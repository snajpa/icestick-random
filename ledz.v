==> flow/design.v <==
module ws2811_sender
	#(
		parameter NUM_LEDS = 4,
		parameter SYSTEM_CLOCK = 50_000_000
	)(
	input	clk,
	input 	rst,
	input [NUM_LEDS*24 - 1:0]	datai,
	output reg	do,
	output reg 	sending
	);
	localparam integer NUM_BITS = NUM_LEDS*24;
	function integer log2;
		input integer                    value;
		begin
		 value = value-1;
		 for (log2=0; value>0; log2=log2+1)
		   value = value>>1;
		end
	endfunction
	localparam integer CYCLE_COUNT         = SYSTEM_CLOCK / 800000;
	localparam integer H0_CYCLE_COUNT      = 0.32 * CYCLE_COUNT;
	localparam integer H1_CYCLE_COUNT      = 0.64 * CYCLE_COUNT;
	localparam integer CLOCK_DIV_WIDTH     = log2(CYCLE_COUNT);
	localparam integer RESET_COUNT         = 100 * CYCLE_COUNT;
	localparam integer RESET_COUNTER_WIDTH = log2(RESET_COUNT);
	reg [RESET_COUNTER_WIDTH-1:0]         reset_counter; 
	reg [CLOCK_DIV_WIDTH-1:0]             clock_div;            
	localparam STATE_PRERESET = 3'd0;
	localparam STATE_RESET 	  = 3'd1;
	localparam STATE_PRESEND      = 3'd2;
	localparam STATE_SEND = 3'd3;
	localparam STATE_POST = 3'd4;
	localparam STATE_FINISHED = 3'd5;
	localparam STATE_LOADBUFFER = 3'd6;
	reg [3:0]	state;
	reg [log2(NUM_BITS):0] current_bit;
	reg [NUM_LEDS*24 - 1:0] buffer;
	always @ (posedge clk) begin
		if(rst) begin
			state <= STATE_PRERESET;
			sending <= 0;
		end
		else begin
			case (state)
				STATE_PRERESET: begin
					do <= 0;
					reset_counter <= 0;
					state <= STATE_RESET;
				end
				STATE_RESET: begin
					if ( reset_counter == RESET_COUNT-1) begin
						state <= STATE_LOADBUFFER;
					end		
					else begin
						reset_counter <= reset_counter + 1;
					end
				end
				STATE_LOADBUFFER: begin
					buffer <= datai;
					current_bit <= 0;
					state <= STATE_PRESEND;
				end
				STATE_PRESEND: begin
					clock_div <= 0;
					state <= STATE_SEND;
					do <= 1;	
					sending <= 1;
				end
				STATE_SEND: begin
					if(datai[current_bit] == 0 && clock_div >= H0_CYCLE_COUNT) begin
						do <= 0;
					end
					else if(datai[current_bit] == 1 && clock_div >= H1_CYCLE_COUNT) begin
						do <= 0;
					end
					if( clock_div == CYCLE_COUNT-1) begin
						state <= STATE_POST;
					end
					else begin
						clock_div <= clock_div + 1;
					end
				end
				STATE_POST: begin
					if ( current_bit != NUM_BITS-1 ) begin
						current_bit <= current_bit + 1;
						state <= STATE_PRESEND;
					end
					else begin
						state <= STATE_FINISHED;
					end
				end
				STATE_FINISHED: begin
					sending <= 0;
					current_bit <= 0;
					state <= STATE_LOADBUFFER;
				end
			endcase
		end
	end
endmodule
module top (
	clk,
	LED1
);
	input clk;
	output LED1;
	reg rst = 0;
	reg busy;
	reg [20*24-1:0] in = 'h000000;
	reg do;
ws2811_sender
#(
	.NUM_LEDS(20),
	.SYSTEM_CLOCK(12000000)
) sender (
	.clk(clk),
	.rst(rst),
	.datai(in),
	.do(do),
	.sending(busy)
);
always @ (posedge clk) begin
	LED1 <= do;
end
endmodule
# Tool chain data of top
# Tool output for the design above, in the order of the flow.
# Line numbers count from 1 in the design file above.
# Library cell names are shortened.
# Not given: n/a
[inputs]
design = "top"
clk_port = "clk"
cell_library = "sky130hd"
lib_corner = "tt_025C_1v80"

# After elaboration
# Yosys after proc, flatten, opt, wreduce and memory -nomap, before mapping. Memory bits, and registers merged into a memory's read port (data or address), are not among the register bits. Print and check cells are not counted. Equal cells are merged and count once.
[word_totals]
out_inout_bits = 1
wordCells = 55
register_bits = 31
[op_classes]
compare = 2
shifts = 1
n_eq = 15
n_addsub = 3
bitwise = 1
muxes = 13
reduce_and_logical = 14
[op_table]
columns = ["operator", "count"]
rows = [
  ["variable part select 480 x 10 -> 1 bit with constant A", 1],
  ["parallel mux 4 bit (select 7 bit)", 1],
  ["parallel mux 11 bit (select 2 bit)", 1],
  ["parallel mux 10 bit (select 2 bit)", 1],
  ["equality test 4 x 3 -> 1 bit with constant B", 3],
  ["two-way mux 4 bit", 3],
  ["adder 11 x 1 -> 11 bit with constant B", 1],
  ["equality test 11 bit with constant B", 1],
  ["two-way mux 11 bit", 1],
  ["adder 10 x 1 -> 10 bit with constant B", 1],
  ["!= test 10 x 9 -> 1 bit with constant B", 1],
  ["two-way mux 10 bit", 1],
  ["AND reduction 2 bit", 4],
  ["equality test 4 x 2 -> 1 bit with constant B", 2],
  ["parallel mux 4 bit (select 2 bit)", 1],
  ["nonzero test 7 bit", 1],
  ["!= test 2 x 1 -> 1 bit with constant B", 3],
  ["nonzero test 2 bit", 3],
  ["!= test 2 bit with constant B", 2],
  ["adder 4 x 1 -> 4 bit with constant B", 1],
  ["equality test 4 x 1 -> 1 bit with constant B", 1],
  ["greater-or-equal comparator 4 x 3 -> 1 bit with constant B", 1],
  ["greater-or-equal comparator 4 bit with constant B", 1],
  ["equality test 4 bit with constant B", 1],
  ["logical NOT 4 bit", 1],
  ["!= test 3 x 1 -> 1 bit with constant B", 1],
  ["AND reduction 3 bit", 1],
  ["nonzero test 3 bit", 1],
]
# Not listed: further kinds 6, cells in them 8.

# Longest topological paths
# Yosys ltp: most cells in a row. Word level: on the elaborated netlist, between registers, memories and ports. Mapped: between sequential cells and ports; inverters and the memories' decode and read muxes count.
[depth]
word_depth = 5
ABC_AREA = 0
mapped_depth = 5
ltp_nobuf = 5

# Synthesis result
# The flow's flattened synthesis, as Yosys stat reports it; memories are mapped. The netlist is that of the ABC_AREA named above (0 if unset); the other value can give another one.
# The area totals of this step are shown rounded.
[types]
columns = ["cell", "count", "type_area_um2"]
rows = [
  ["edfxtp_1", 26, 780.749],
  ["dfxtp_1", 7, 140.134],
  ["ha_1", 6, 75.072],
  ["xnor2_1", 7, 61.309],
  ["xor2_1", 7, 61.309],
  ["nand3_1", 11, 55.053],
  ["nor2_1", 14, 52.55],
  ["inv_1", 11, 41.29],
  ["a21oi_1", 5, 25.024],
  ["o21ai_0", 4, 20.019],
  ["and2_1", 3, 18.768],
  ["nor4_1", 3, 18.768],
  ["or3_1", 3, 18.768],
  ["a21o_1", 2, 15.014],
  ["nand2_1", 4, 15.014],
  ["nor3_1", 3, 15.014],
  ["nand3_2", 1, 10.01],
  ["o311ai_0", 1, 8.758],
]
# Not listed: further types 12, cells in them 12.
[synth_totals]
buffers = 1
seq_area_um2 = 920
cells = 130
synth_area_um2 = 1500
ff_cells = 33
# The figures by module come from a second, unflattened synthesis with its own total; it is not the netlist above.
[unflattened]
cells_unflattened = 508
area_unflattened_um2 = 5700
# Rows give one instance, submodules left out.
[modules]
columns = ["module", "area_um2", "cells", "instances"]
rows = [
  ["ws2811_sender", 5700, 506, 1],
  ["top", 24, 2, 1],
]

# Path before layout
# Path of least setup slack by OpenSTA after synthesis, without wires, with an ideal clock, recovery checks aside; 20% of the period is set as input and as output delay. Where synthesis merged equal registers, the netlist keeps one of their names.
[synth_path]
path_type = "reg-to-reg"
from = "register sender.current_bit[0]"
to = "register sender.current_bit[0]"
t_arrival_ps = 1465
driving_pins = 5
required_time_ps = 1720
path_delay_ps = 1845
tclk_ps = 2100
setup_ps = 380
path_slack_ps = 255
period_less_setup_slack_ps = 1845
# "path_delay_ps" is the arrival time less input delay plus setup time.
# "driving_pins": output pins that drive a net of the path, with the launching flip-flop's if there is one; two outputs of one cell count as two.
# "period_less_setup_slack_ps" is the clock period less the worst setup slack; recovery checks do not enter. This is arithmetic on one report: input and output delays are still those of the set period (20% each).
# Between the ends stands the longest chain of elaborated cells between them, by number of cells; it is not shown to be the way that was timed. Of several equally long chains one is given.
# Each line given opens the expression or statement behind the cell; cells for indexed reads and writes are added by Yosys, which also makes memories of some case tables.
# At most two assigning lines are given for a register; there are more.
# Only ways into the end's enable, where the timed path ends, are counted here.
[synth_via]
cell_sequence = "edfxtp_1 -> ha_1 -> nand4_1 -> nor4_1 -> a21oi_1"
elab_chain_len = 3
cells_between = 3
classes_between = "eq/ne: 2; reduce/logical: 1"
[synth_rtl]
columns = ["item", "line_no", "source"]
rows = [
  ["start, declared", 37, "reg [log2(NUM_BITS):0] current_bit;"],
  ["start, assigned", 61, "current_bit <= 0;"],
  ["start, assigned", 86, "current_bit <= current_bit + 1;"],
  ["!= test 10 x 9 -> 1 bit", 85, "if ( current_bit != NUM_BITS-1 ) begin"],
  ["!= test 2 x 1 -> 1 bit", "n/a", ""],
  ["AND reduction 2 bit", "n/a", ""],
  ["end, assigned", 86, ""],
  ["end, assigned", 95, "current_bit <= 0;"],
  ["end, declared", 37, ""],
]

# Worst path after layout
# From the final timing report of flow run A: the path of least setup slack in the routed layout; clock arrival at registers is part of the times.
# The report prints the path's times to 10 ps; the period is as set.
[layout_path]
path_type = "reg-to-reg"
from = "register sender.current_bit[0]"
to = "register sender.current_bit[6]"
driving_pins = 5
path_slack_ps = 340
setup_ps = 380
tclk_ps = 2580
t_arrival_ps = 2130
required_time_ps = 2470
# Between the ends stands the longest chain of elaborated cells between them, by number of cells; it is not shown to be the way that was timed. Of several equally long chains one is given.
# At most two assigning lines are given for a register; there are more.
# Only ways into the end's enable, where the timed path ends, are counted here.
[layout_via]
cell_sequence = "edfxtp_1 -> ha_1 -> nand4_1 -> nor4_1 -> a21oi_1"
elab_chain_len = 3
cells_between = 3
classes_between = "eq/ne: 2; reduce/logical: 1"
[layout_rtl]
columns = ["item", "line_no", "source"]
rows = [
  ["start, declared", 37, "reg [log2(NUM_BITS):0] current_bit;"],
  ["start, assigned", 61, "current_bit <= 0;"],
  ["start, assigned", 86, "current_bit <= current_bit + 1;"],
  ["!= test 10 x 9 -> 1 bit", 85, "if ( current_bit != NUM_BITS-1 ) begin"],
  ["!= test 2 x 1 -> 1 bit", "n/a", ""],
  ["AND reduction 2 bit", "n/a", ""],
  ["end, assigned", 86, ""],
  ["end, assigned", 95, "current_bit <= 0;"],
  ["end, declared", 37, ""],
]

# Design top on sky130hd. What follows are 2 stored runs of the flow, each under its own settings; their order means nothing. The constraints put input and output delay at 20% of the set period each and load the outputs with 0.01 pF.
# "period_less_ws_ps" = clock period - worst setup slack. The figure is calculated, with input and output delays left at 20% of the set period.
# By "critical_path_time_ps" is meant the share of the clock period that the worst setup path is allowed (20% is reserved at inputs, 20% at outputs), minus its slack. Clock arrival times at its registers enter into it.
# "total_power_uw": no workload was simulated; the value follows from the tool's default switching activity.
# "critical_path_time_ps" is given in steps of 10 ps.
# The results are shown rounded.

[[run]]
name = "flow run A"
[run.settings]
period_ns = 2.58
CORE_UTILIZATION = 29
SETUP_SLACK_MARGIN = 0.03
PLACE_DENSITY_LB_ADDON = 0.13
HOLD_SLACK_MARGIN = -0.02
CORE_ASPECT_RATIO = 0.76
CELL_PAD_IN_SITES_DETAIL_PLACEMENT = 2
ABC_AREA = 0
CTS_CLUSTER_SIZE = 17
MIN_ROUTING_LAYER = "met1"
MAX_ROUTING_LAYER = "met5"
CAP_MARGIN = 20
CORE_MARGIN = 2
SLEW_MARGIN = 20
[run.results]
worst_setup_slack_ps = 340
ws_hold_ps = 350
util_pct = 35
cell_area_final_um2 = 1700
period_less_ws_ps = 2237
design.die.area_um2 = 5800
total_power_uw = 1100
synth_chip_area_um2 = 1500
final_setup_tns_ps = 0
critical_path_time_ps = 2240
critical_path_kind = "reg-to-reg"

[[run]]
name = "flow run B"
[run.settings]
period_ns = 2.33
CORE_UTILIZATION = 66
CAP_MARGIN = 20
CORE_MARGIN = 2
SLEW_MARGIN = 20
[run.results]
worst_setup_slack_ps = 190
ws_hold_ps = 360
util_pct = 75
cell_area_final_um2 = 1600
period_less_ws_ps = 2139
design.die.area_um2 = 2700
total_power_uw = 1100
synth_chip_area_um2 = 1500
final_setup_tns_ps = 0
critical_path_time_ps = 2140
critical_path_kind = "reg-to-reg"
